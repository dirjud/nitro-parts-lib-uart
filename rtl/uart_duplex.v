==> flow/design.v <==
module uart_duplex
  #(parameter CLK_DIV_WIDTH=8
    )
   (
    input 		      clk,
    input 		      resetb,
    input [CLK_DIV_WIDTH-1:0] clk_div,
    input [1:0] 	      parity_mode,
    input [1:0]		      parity_error_mode,
    input 		      rx,
    output 		      re,
    output 		      rx_error,
    output [7:0] 	      rx_data,
    output 		      rx_busy,
    output 		      tx,
    input [7:0] 	      tx_data,
    input 		      we,
    output 		      tx_busy,
    output 		      tx_done
    );
   uart_tx #(.CLK_DIV_WIDTH(CLK_DIV_WIDTH))
   uart_tx
     (
      .clk(clk),
      .resetb(resetb),
      .clk_div(clk_div),
      .tx(tx),
      .datai(tx_data),
      .parity_mode(parity_mode),
      .we(we),
      .busy(tx_busy),
      .done(tx_done)
      );
   uart_rx #(.CLK_DIV_WIDTH(CLK_DIV_WIDTH))
   uart_rx
     (
      .clk(clk),
      .resetb(resetb),
      .clk_div(clk_div),
      .rx(rx),
      .parity_mode(parity_mode),
      .parity_error_mode(parity_error_mode),
      .re(re),
      .error(rx_error),
      .datao(rx_data),
      .busy(rx_busy)
      );
endmodule
module uart_rx
  #(parameter CLK_DIV_WIDTH=8,
    parameter START_BIT = 0,
    parameter STOP_BIT  = 1
    )
   (
    input 		      clk,
    input 		      resetb,
    input [CLK_DIV_WIDTH-1:0] clk_div,
    input 		      rx,
    input [1:0] 	      parity_mode,
    input [1:0]		      parity_error_mode,
    output reg 		      re,
    output reg 		      error,
    output reg [7:0] 	      datao,
    output reg 		      busy
    );
   reg [CLK_DIV_WIDTH-1:0] clk_div_counter;
   wire [CLK_DIV_WIDTH-1:0] next_clk_div_counter = clk_div_counter + 1;
   wire clk_pulse_wire = next_clk_div_counter >= clk_div;
   reg 	clk_pulse0, clk_sync;
   wire clk_pulse = clk_pulse0 && !clk_sync;
   always@(posedge clk or negedge resetb) begin
      if(!resetb) begin
	 clk_div_counter <= 0;
	 clk_pulse0 <= 0;
      end else begin
	 clk_pulse0 <= clk_pulse_wire && !clk_sync;
	 if(clk_sync) begin
	    clk_div_counter <= (clk_div >> 1)+2;
	 end else if(clk_pulse_wire) begin
	    clk_div_counter <= 0;
	 end else begin
	    clk_div_counter <= next_clk_div_counter;
	 end
      end
   end 
   reg  [10:0] data_s;
   wire [10:0] next_data_s = { rx_s, data_s[10:1] };
   reg 	      rx_s, rx_ss;
   wire       start_detect = (rx_s == START_BIT) && (rx_ss == STOP_BIT);
   reg [3:0]  bit_counter;
   wire [3:0] stop_count = (parity_mode[1]) ? 10 : 9;
   wire       parity_raw = next_data_s[8] + next_data_s[7] + next_data_s[6] + next_data_s[5] + next_data_s[4] + next_data_s[3] + next_data_s[2] + next_data_s[1];
   wire       parity_calc = (parity_mode[0]) ? ~parity_raw : parity_raw;
   wire       parity_error0 = parity_calc != next_data_s[9];
   wire [3:0] shift = (10-stop_count);
   always@(posedge clk or negedge resetb) begin
      if(!resetb) begin
	 busy   <= 0;
	 data_s <= 0;
	 rx_s   <= 0;
	 rx_ss  <= 0;
	 clk_sync <= 0;
	 bit_counter <= 0;
	 error <= 0;
         datao <= 0;
         re <= 0;
      end else begin
	 rx_s <= rx;
	 rx_ss <= rx_s;
	 if(busy) begin
	    clk_sync <= 0;
	    if(clk_pulse) begin
	       data_s <= next_data_s;
	       bit_counter <= bit_counter + 1;
	       if(bit_counter == stop_count) begin
		  busy <= 0;
		  if((next_data_s[shift] == START_BIT) && 
		     (next_data_s[10] == STOP_BIT)) begin
		     error <= (parity_error_mode==0) ? 0 : parity_error0;
		     if(parity_error_mode==0  || !parity_mode[1] || parity_error_mode==2) begin
			re <= 1;
		     end else begin
			if(parity_error0) begin
			   re <= 0;
			end else begin
			   re <= 1;
			end
		     end
		  end
		  if(shift == 1) begin
		     datao <= next_data_s[9:2];
		  end else begin
		     datao <= next_data_s[8:1];
		  end
	       end
	    end
	 end else begin
	    re          <= 0;
	    error       <= 0;
	    bit_counter <= 0;
	    if(start_detect) begin
	       clk_sync <= 1;
	       busy     <= 1;
	    end
	 end
      end
   end 
endmodule
module uart_tx
  #(parameter CLK_DIV_WIDTH=8,
    parameter START_BIT = 0,
    parameter STOP_BIT  = 1
    )
   (
    input clk,
    input resetb,
    input [CLK_DIV_WIDTH-1:0] clk_div,
    output reg tx,
    input [7:0] datai,
    input [1:0] parity_mode,
    input we,
    output reg busy,
    output reg done
    );
   reg [CLK_DIV_WIDTH-1:0] clk_div_counter;
   wire [CLK_DIV_WIDTH-1:0] next_clk_div_counter = clk_div_counter + 1;
   wire clk_pulse_wire = next_clk_div_counter >= clk_div;
   reg 	clk_pulse;
   always@(posedge clk or negedge resetb) begin
      if(!resetb) begin
	 clk_div_counter <= 0;
	 clk_pulse <= 0;
      end else begin
	 clk_pulse <= clk_pulse_wire;
	 if(clk_pulse_wire) begin
	    clk_div_counter <= 0;
	 end else begin
	    clk_div_counter <= next_clk_div_counter;
	 end
      end
   end 
   wire endtx    = 1'b1;
   wire startbit = START_BIT;
   wire stopbit  = STOP_BIT;
   wire parity_raw = datai[7] + datai[6] + datai[5] + datai[4] + datai[3] + datai[2] + datai[1] + datai[0];
   wire paritybit = parity_mode[0] ? !parity_raw : parity_raw;
   wire [11:0] data_tx_parity = { endtx, stopbit, paritybit, datai, startbit };
   wire [11:0] data_tx_noparity={ 1'b0,  endtx,   stopbit,   datai, startbit };
   wire [11:0] data_tx = (parity_mode[1]) ? data_tx_parity : data_tx_noparity;
   reg [11:0]  data_s;
   always@(posedge clk or negedge resetb) begin
      if(!resetb) begin
	 busy   <= 0;
	 done   <= 0;
	 data_s <= 0;
	 tx     <= stopbit;
      end else begin
	 if(busy) begin
	    if(clk_pulse) begin
	       data_s <= data_s >> 1;
	       if(data_s == 1) begin
		  busy <= 0;
		  done <= 1;
	       end else begin
		  tx <= data_s[0];
	       end
	    end
	 end else begin
	    if(we) begin
	       busy <= 1;
  	       data_s <= data_tx;
	    end
	    done <= 0;
	 end
      end
   end 
endmodule
# Reports on uart_duplex
# Tool output for the design above, in the order of the flow.
# Lines are those of the file above, counted from 1.
# Cell names lack the library's common part.
# Not given: --
[setup]
design = "uart_duplex"
clock_port = "clk"
lib = "sky130hd"
corner = "tt_025C_1v80"

# Word-level counts
# Yosys after proc, flatten, opt, wreduce and memory -nomap, before mapping. Memory bits, and registers merged into a memory's read port (data or address), are not among the register bits. Print and check cells are not counted. Equal cells are merged and count once.
[bits]
regBits = 62
input_bits = 24
out_inout_bits = 14
wordCells = 108
[classes]
n_addsub = 19
cmp = 2
equal = 10
shift = 1
muxes = 37
bitwise = 4
reduce_logical = 18
[op_table]
columns = ["op", "n"]
rows = [
  ["12-bit 2-to-1 mux", 4],
  ["8-bit 2-to-1 mux", 4],
  ["1-bit 2-to-1 mux", 26],
  ["8-bit by 1-bit adder with 8-bit output with constant B", 2],
  ["8-bit >= comparator", 2],
  ["1-bit adder", 14],
  ["12-bit by 1-bit equality test with 1-bit output with constant B", 1],
  ["11-bit by 4-bit variable part select with 1-bit output", 1],
  ["2-bit inequality test with constant B", 5],
  ["3-bit AND reduction", 3],
  ["7-bit by 2-bit adder with 8-bit output with constant B", 1],
  ["4-bit 2-to-1 mux", 2],
  ["2-bit AND reduction", 3],
  ["1-bit logical AND", 4],
  ["1-bit inverter", 4],
  ["2-bit nonzero test", 2],
  ["4-bit by 1-bit adder with 4-bit output with constant B", 1],
  ["4-bit by 1-bit equality test with 1-bit output with constant B", 1],
  ["4-bit subtractor with constant A", 1],
  ["4-bit equality test", 1],
  ["1-bit logical NOT", 3],
  ["1-bit logical OR", 2],
  ["2-bit equality test with constant B", 1],
  ["2-bit logical NOT", 1],
  ["2-bit 2-to-1 mux", 1],
  ["1-bit inequality test", 1],
]

# Logic depth
# Longest topological path by Yosys (ltp), each cell counted once; first at word level (registers and memories cut), then after technology mapping (sequential cells cut; the memories' decode and read muxes count).
[logic_depth]
depth_word = 16
ABC_AREA = 0
ltp_mapped = 9

# Netlist
# The flow's flattened synthesis, as Yosys stat reports it; memories are mapped. The netlist is that of the ABC_AREA named above (0 if unset); the other value can give another one.
[by_type]
columns = ["cell_type", "n", "type_area_um2"]
rows = [
  ["dfrtp_1", 60, 1501.44],
  ["ha_1", 20, 250.24],
  ["xnor2_1", 24, 210.202],
  ["mux2i_1", 20, 200.192],
  ["mux2_2", 12, 135.13],
  ["a21oi_1", 23, 115.11],
  ["xor2_1", 10, 87.584],
  ["nor2_1", 22, 82.579],
  ["nor2b_1", 13, 81.328],
  ["a211oi_1", 10, 75.072],
  ["nand2_1", 18, 67.565],
  ["a21boi_0", 7, 52.55],
  ["nand3_1", 10, 50.048],
  ["o22ai_1", 5, 31.28],
  ["a21o_1", 4, 30.029],
  ["inv_1", 8, 30.029],
  ["o21ai_0", 6, 30.029],
  ["dfstp_2", 1, 26.275],
]
# Not listed: further types 24, cells in them 48.
[synth_totals]
cells = 321
synth_area_um2 = 3390.8
flip_flops = 61
# The figures by module come from a second, unflattened synthesis with its own total; it is not the netlist above.
[unflattened]
cells_unflattened = 333
hier_area_um2 = 3472.1
# Rows give one instance, submodules left out.
[by_module]
columns = ["mod", "instances", "n_cells", "area_um2"]
rows = [
  ["uart_rx (CLK_DIV_WIDTH=8)", 1, 183, 1990.7],
  ["uart_tx (CLK_DIV_WIDTH=8)", 1, 150, 1481.4],
  ["uart_duplex", 1, 0, 0.0],
]

# Timing after synthesis
# OpenSTA on the mapped netlist: ideal clock, no wires. The path of least setup slack (recovery checks aside). Input and output delay are each 20% of the period. Register names are those of the netlist, which keeps one name where synthesis merged equal registers.
[synth_timing]
kind = "reg-to-reg"
start = "register uart_tx.clk_div_counter[0]"
end = "register uart_tx.clk_pulse"
tclk_ns = 2.59
setup_ns = 0.119
t_first_pin_ns = 0.000
arrival_ns = 2.023
t_required_ns = 2.471
setup_slack_ns = 0.448
path_delay_ns = 2.142
path_stages = 9
synth_period_reached_ns = 2.142
# "path_delay_ns" = arrival - input delay + setup time.
# "path_stages": output pins that drive a net of the path, with the launching flip-flop's if there is one; two outputs of one cell count as two.
# "synth_period_reached_ns" is the clock period less the worst setup slack; recovery checks do not enter. This is arithmetic on one report: input and output delays are still those of the set period (20% each).
# The rows between start and end are the longest chain of elaborated cells between them; the timing report does not say that the signal goes this way. Where chains are equally long, one stands for them.
# A line is the first line of the expression or statement that the cell stems from. Yosys adds cells for indexed reads and writes and turns some case tables into memories.
# A register here has more assigning lines than the two given.
[synth_between]
cell_sequence = "dfrtp_1 -> ha_1 -> nand3_1 -> xnor2_1 -> ha_1 -> a21o_1 -> a2111oi_0 -> o21ai_1 -> and2_1"
elab_chain_len = 2
cells_between = 2
[synth_lines]
columns = ["element", "line", "rtl"]
rows = [
  ["from (decl)", 165, "reg [CLK_DIV_WIDTH-1:0] clk_div_counter;"],
  ["from (assign)", 171, "clk_div_counter <= 0;"],
  ["from (assign)", 178, "clk_div_counter <= next_clk_div_counter;"],
  ["8-bit by 1-bit adder with 8-bit output", 166, "wire [CLK_DIV_WIDTH-1:0] next_clk_div_counter = clk_div_counter + 1;"],
  ["8-bit >= comparator", 167, "wire clk_pulse_wire = next_clk_div_counter >= clk_div;"],
  ["to (assign)", 172, "clk_pulse <= 0;"],
  ["to (assign)", 174, "clk_pulse <= clk_pulse_wire;"],
  ["to (decl)", 168, "reg clk_pulse;"],
]

# Timing after layout
# Path of least setup slack in the final report of flow run 1 (OpenROAD, finished layout, wires in). Where an end is a register, its clock arrival counts in the times.
[layout_timing]
kind = "reg-to-reg"
start = "register uart_tx.clk_div_counter[0]"
end = "register uart_tx.clk_pulse"
tclk_ns = 1.43
setup_ns = 0.11
t_first_pin_ns = 0.32
arrival_ns = 2.38
t_required_ns = 1.64
setup_slack_ns = -0.73
path_stages = 9
# The rows between start and end are the longest chain of elaborated cells between them; the timing report does not say that the signal goes this way. Where chains are equally long, one stands for them.
# A register here has more assigning lines than the two given.
[layout_between]
cell_sequence = "dfrtp_1 -> and3_4 -> nand3_4 -> xnor2_2 -> ha_1 -> a2111oi_2 -> o21ai_1 -> buf_4 -> and2_4"
elab_chain_len = 2
cells_between = 2
[layout_lines]
columns = ["element", "line", "rtl"]
rows = [
  ["from (decl)", 165, "reg [CLK_DIV_WIDTH-1:0] clk_div_counter;"],
  ["from (assign)", 171, "clk_div_counter <= 0;"],
  ["from (assign)", 178, "clk_div_counter <= next_clk_div_counter;"],
  ["8-bit by 1-bit adder with 8-bit output", 166, "wire [CLK_DIV_WIDTH-1:0] next_clk_div_counter = clk_div_counter + 1;"],
  ["8-bit >= comparator", 167, "wire clk_pulse_wire = next_clk_div_counter >= clk_div;"],
  ["to (assign)", 172, "clk_pulse <= 0;"],
  ["to (assign)", 174, "clk_pulse <= clk_pulse_wire;"],
  ["to (decl)", 168, "reg clk_pulse;"],
]

# Flow measurements of uart_duplex on sky130hd: 2 stored runs with different settings, listed in no order. Input and output delays are each 20% of the period that was set; the output load is 0.01 pF.
# "achievedPeriod_ns": clock period set for the run, less the worst setup slack. It is reckoned from that one timing run; input and output delays stay at 20% of the period that was set.
# "final_power_uw" rests on the timing tool's default activity at the inputs, not on a simulated workload.

[[run]]
name = "flow run 1"
[run.settings]
period_ns = 1.43
CORE_UTILIZATION = 30
SETUP_SLACK_MARGIN = 0.39
PLACE_DENSITY = 0.57
CORE_MARGIN = 3
CELL_PAD_IN_SITES_GLOBAL_PLACEMENT = 3
GPL_TIMING_DRIVEN = 1
CTS_CLUSTER_SIZE = 21
CAP_MARGIN = 20
SLEW_MARGIN = 20
[run.results]
yosys_chip_area_um2 = 3390.8
design.die.area_um2 = 12614.7
layout_stdcell_area_um2 = 5619.1
util_pct = 51.4
setup_worst_slack_ns = -0.733
setup_tns_ns = -12.349
final_power_uw = 10721
achievedPeriod_ns = 2.163

[[run]]
name = "flow run 2"
[run.settings]
period_ns = 2.41
CORE_UTILIZATION = 67
SETUP_SLACK_MARGIN = 0.59
PLACE_DENSITY_LB_ADDON = 0.14
ABC_AREA = 1
CTS_CLUSTER_SIZE = 97
CAP_MARGIN = 20
CORE_MARGIN = 2
SLEW_MARGIN = 20
[run.results]
yosys_chip_area_um2 = 3524.6
design.die.area_um2 = 5856.8
layout_stdcell_area_um2 = 4560.6
util_pct = 89.3
setup_worst_slack_ns = 0.119
setup_tns_ns = 0.000
final_power_uw = 5065
achievedPeriod_ns = 2.291
